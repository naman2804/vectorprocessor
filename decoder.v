==> flow/design.v <==
module decoder(
inst,
rs1,
rs2,
rd,
reg_wrt,
rst,
clk,
alu_control);
input [31:0] inst;
input rst,clk;
output reg [4:0] rs1,rs2,rd;
output reg [3:0] alu_control;
output reg reg_wrt;
always @ (posedge clk) 
begin
  if(rst==1'b0) begin
  rs1<= inst[19:15] ;
  rs2 <= inst[24:20];
  rd<= inst[11:7];
  alu_control<=inst[3:0];
  reg_wrt<=1'b1;
  end
  else begin
   rs1<= 5'b0 ;
  rs2 <= 5'b0;
  rd<= 5'b0;
  alu_control<=4'b0;
  end
end
endmodule
---- Step by step through the tools: decoder ----
The steps from the RTL of decoder to its reports follow in flow order.
Lines are those of the file above, counted from 1.
Library cell names are shortened.
The mark -- stands for no value.
design
  top ..................................... decoder
  clock ................................... clk
  library ................................. sky130hd
  timing corner ........................... tt_025C_1v80

---- Word-level counts ----
Source: Yosys, flattened and elaborated, memories not mapped. Widths are those after wreduce; folded enables and synchronous resets count as part of the registers. Registers that Yosys merges into a memory's read port (data or address) are not register bits. Print and check cells do not count. Equal cells are merged and count once.
bit counts
  bits in registers ....................... 19
  output and inout bits ................... 20

---- Longest topological paths ----
Longest topological path by Yosys (ltp), each cell counted once; first at word level (registers and memories cut), then after technology mapping (sequential cells cut; the memories' decode and read muxes count).
logic depth
  depth in word-level cells ............... 0
  ABC_AREA ................................ 0
  mapped depth ............................ 2
  gate-level depth less buffers ........... 1

---- Netlist ----
The flow's flattened synthesis, as Yosys stat reports it; memories are mapped. The netlist is that of the ABC_AREA named above (0 if unset); the other value can give another one.
cells by type
  cell type  count
  dfxtp_1    19
  nor2b_1    11
  and2b_1    8
  buf_4      2
  conb_1     1
mapped netlist
  mapped cells ............................ 41
  chip area (Yosys) ....................... 528.0 um^2
  flip-flop cells ......................... 19
  buffers ................................. 2

---- Worst setup path after synthesis ----
Source: OpenSTA report_checks on the synthesized netlist (no wires, ideal clock, input and output delay 20% of the period each), path of least setup slack; recovery checks are left aside. Register names are those of the netlist, which keeps one name where synthesis merged equal registers.
timing path post-synthesis
  path type ............................... flip-flop to output port
  start point ............................. reg alu_control[0]
  end point ............................... out alu_control[0]
  period .................................. 478 ps
  output delay ............................ 96 ps
  arrival ................................. 331 ps
  data required time ...................... 382 ps
  setup slack ............................. 52 ps
  path delay .............................. 331 ps
  driving pins on the path ................ 1
  period reached after synthesis .......... 426 ps
"path delay" is the arrival time less input delay plus setup time.
A path that ends at an output port has no setup time.
"driving pins on the path": output pins that drive a net of the path, with the launching flip-flop's if there is one; two outputs of one cell count as two.
"period reached after synthesis" is the clock period less the worst setup slack; recovery checks do not enter. This is arithmetic on one report: input and output delays are still those of the set period (20% each).
on the way, post-synthesis
  cells stage by stage .................... dfxtp_1
  length of the longest elaborated chain .. 0
  elaborated cells between the ends (all ways) .. 0
  RTL lines with such cells ............... 0
RTL lines, path post-synthesis
  item           RTL line  source
  from (decl)    13        output reg [3:0] alu_control;
  from (assign)  21        alu_control<=inst[3:0];
  from (assign)  28        alu_control<=4'b0;
  to (decl)      13

---- Timing after layout ----
Path of least setup slack in the final report of stored run 2 (OpenROAD, finished layout, wires in). Where an end is a register, its clock arrival counts in the times.
The report prints the path's times to 10 ps; the period is as set.
timing path post-layout
  path type ............................... flip-flop to output port
  start point ............................. reg rs2[0]
  end point ............................... out rs2[0]
  period .................................. 570 ps
  output delay ............................ 110 ps
  arrival ................................. 720 ps
  data required time ...................... 460 ps
  setup slack ............................. -270 ps
  driving pins on the path ................ 2
on the way, post-layout
  cells stage by stage .................... dfxtp_1 buf_2
  length of the longest elaborated chain .. 0
  elaborated cells between the ends (all ways) .. 0
  RTL lines with such cells ............... 0
RTL lines, path post-layout
  item           RTL line  source
  from (decl)    12        output reg [4:0] rs1,rs2,rd;
  from (assign)  19        rs2 <= inst[24:20];
  from (assign)  26        rs2 <= 5'b0;
  to (decl)      12

Settings and measured results of 2 stored flow runs for module decoder (sky130hd), not sorted in any way. The constraints put input and output delay at 20% of the set period each and load the outputs with 0.01 pF.
"time of the worst setup path" means the part of the period allowed to the worst setup path (the constraints hold back 20% at inputs and 20% at outputs) less its slack; where the path has registers, the arrival times of their clocks count too.
"total design power" is the tool's figure for a default switching activity; nothing was simulated.
"time of the worst setup path" is given in steps of 10 ps.

======== stored run 1 ========
==> flow/run.sh <==
#!/bin/bash
# the make line also repeats the synthesis and layout settings of config.mk as NAME=value (left out here)
make -C /OpenROAD-flow-scripts/flow DESIGN_CONFIG=/design/flow/config.mk WORK_HOME=/design/flow/orfs CLKGATE_MAP_FILE= finish
==> flow/config.mk <==
export PLATFORM = sky130hd
export DESIGN_NAME = decoder
export DESIGN_NICKNAME = decoder
export VERILOG_FILES = /design/flow/design.v
export SDC_FILE = /design/flow/constraint.sdc
export NUM_CORES = 4
export LEC_CHECK = 0
export CAP_MARGIN = 25
export CELL_PAD_IN_SITES_DETAIL_PLACEMENT = 1
export CELL_PAD_IN_SITES_GLOBAL_PLACEMENT = 0
export CORE_MARGIN = 2
export CORE_UTILIZATION = 57
export GPL_TIMING_DRIVEN = 0
export HOLD_SLACK_MARGIN = 0.04
export PLACE_DENSITY_LB_ADDON = 0.28
export SETUP_SLACK_MARGIN = 0.1
export SLEW_MARGIN = 20
==> flow/constraint.sdc <==
create_clock -name core_clock -period 0.719 [get_ports {clk}]
set_input_delay 0.1438 -clock core_clock [delete_from_list [all_inputs] [get_ports {clk}]]
set_output_delay 0.1438 -clock core_clock [all_outputs]
set_load 0.01 [all_outputs]

-------- stored run 1 --------
  unfinished; error PDN-0185 in floorplanning

======== stored run 2 ========
==> flow/run.sh <==
#!/bin/bash
# the make line also repeats the synthesis and layout settings of config.mk as NAME=value (left out here)
make -C /OpenROAD-flow-scripts/flow DESIGN_CONFIG=/design/flow/config.mk WORK_HOME=/design/flow/orfs CLKGATE_MAP_FILE= finish
==> flow/config.mk <==
export PLATFORM = sky130hd
export DESIGN_NAME = decoder
export DESIGN_NICKNAME = decoder
export VERILOG_FILES = /design/flow/design.v
export SDC_FILE = /design/flow/constraint.sdc
export NUM_CORES = 4
export LEC_CHECK = 0
export ABC_AREA = 0
export CAP_MARGIN = 35
export CORE_MARGIN = 2
export CORE_UTILIZATION = 41
export CTS_CLUSTER_DIAMETER = 359
export CTS_CLUSTER_SIZE = 32
export GPL_ROUTABILITY_DRIVEN = 1
export MAX_ROUTING_LAYER = met5
export MIN_ROUTING_LAYER = met2
export PLACE_DENSITY = 0.78
export SLEW_MARGIN = 20
==> flow/constraint.sdc <==
create_clock -name core_clock -period 0.57 [get_ports {clk}]
set_input_delay 0.1140 -clock core_clock [delete_from_list [all_inputs] [get_ports {clk}]]
set_output_delay 0.1140 -clock core_clock [all_outputs]
set_load 0.01 [all_outputs]

-------- measured, stored run 2 --------
  worst slack on setup checks ............. -266 ps
  die area ................................ 1590.8 um^2
  final worst hold slack .................. 208 ps
  total design power ...................... 2376 uW
  standard-cell area after layout ......... 890.9 um^2
  mapped cell area after synthesis ........ 528.0 um^2
  time of the worst setup path ............ 720 ps
  kind of the worst setup path ............ flip-flop to output port
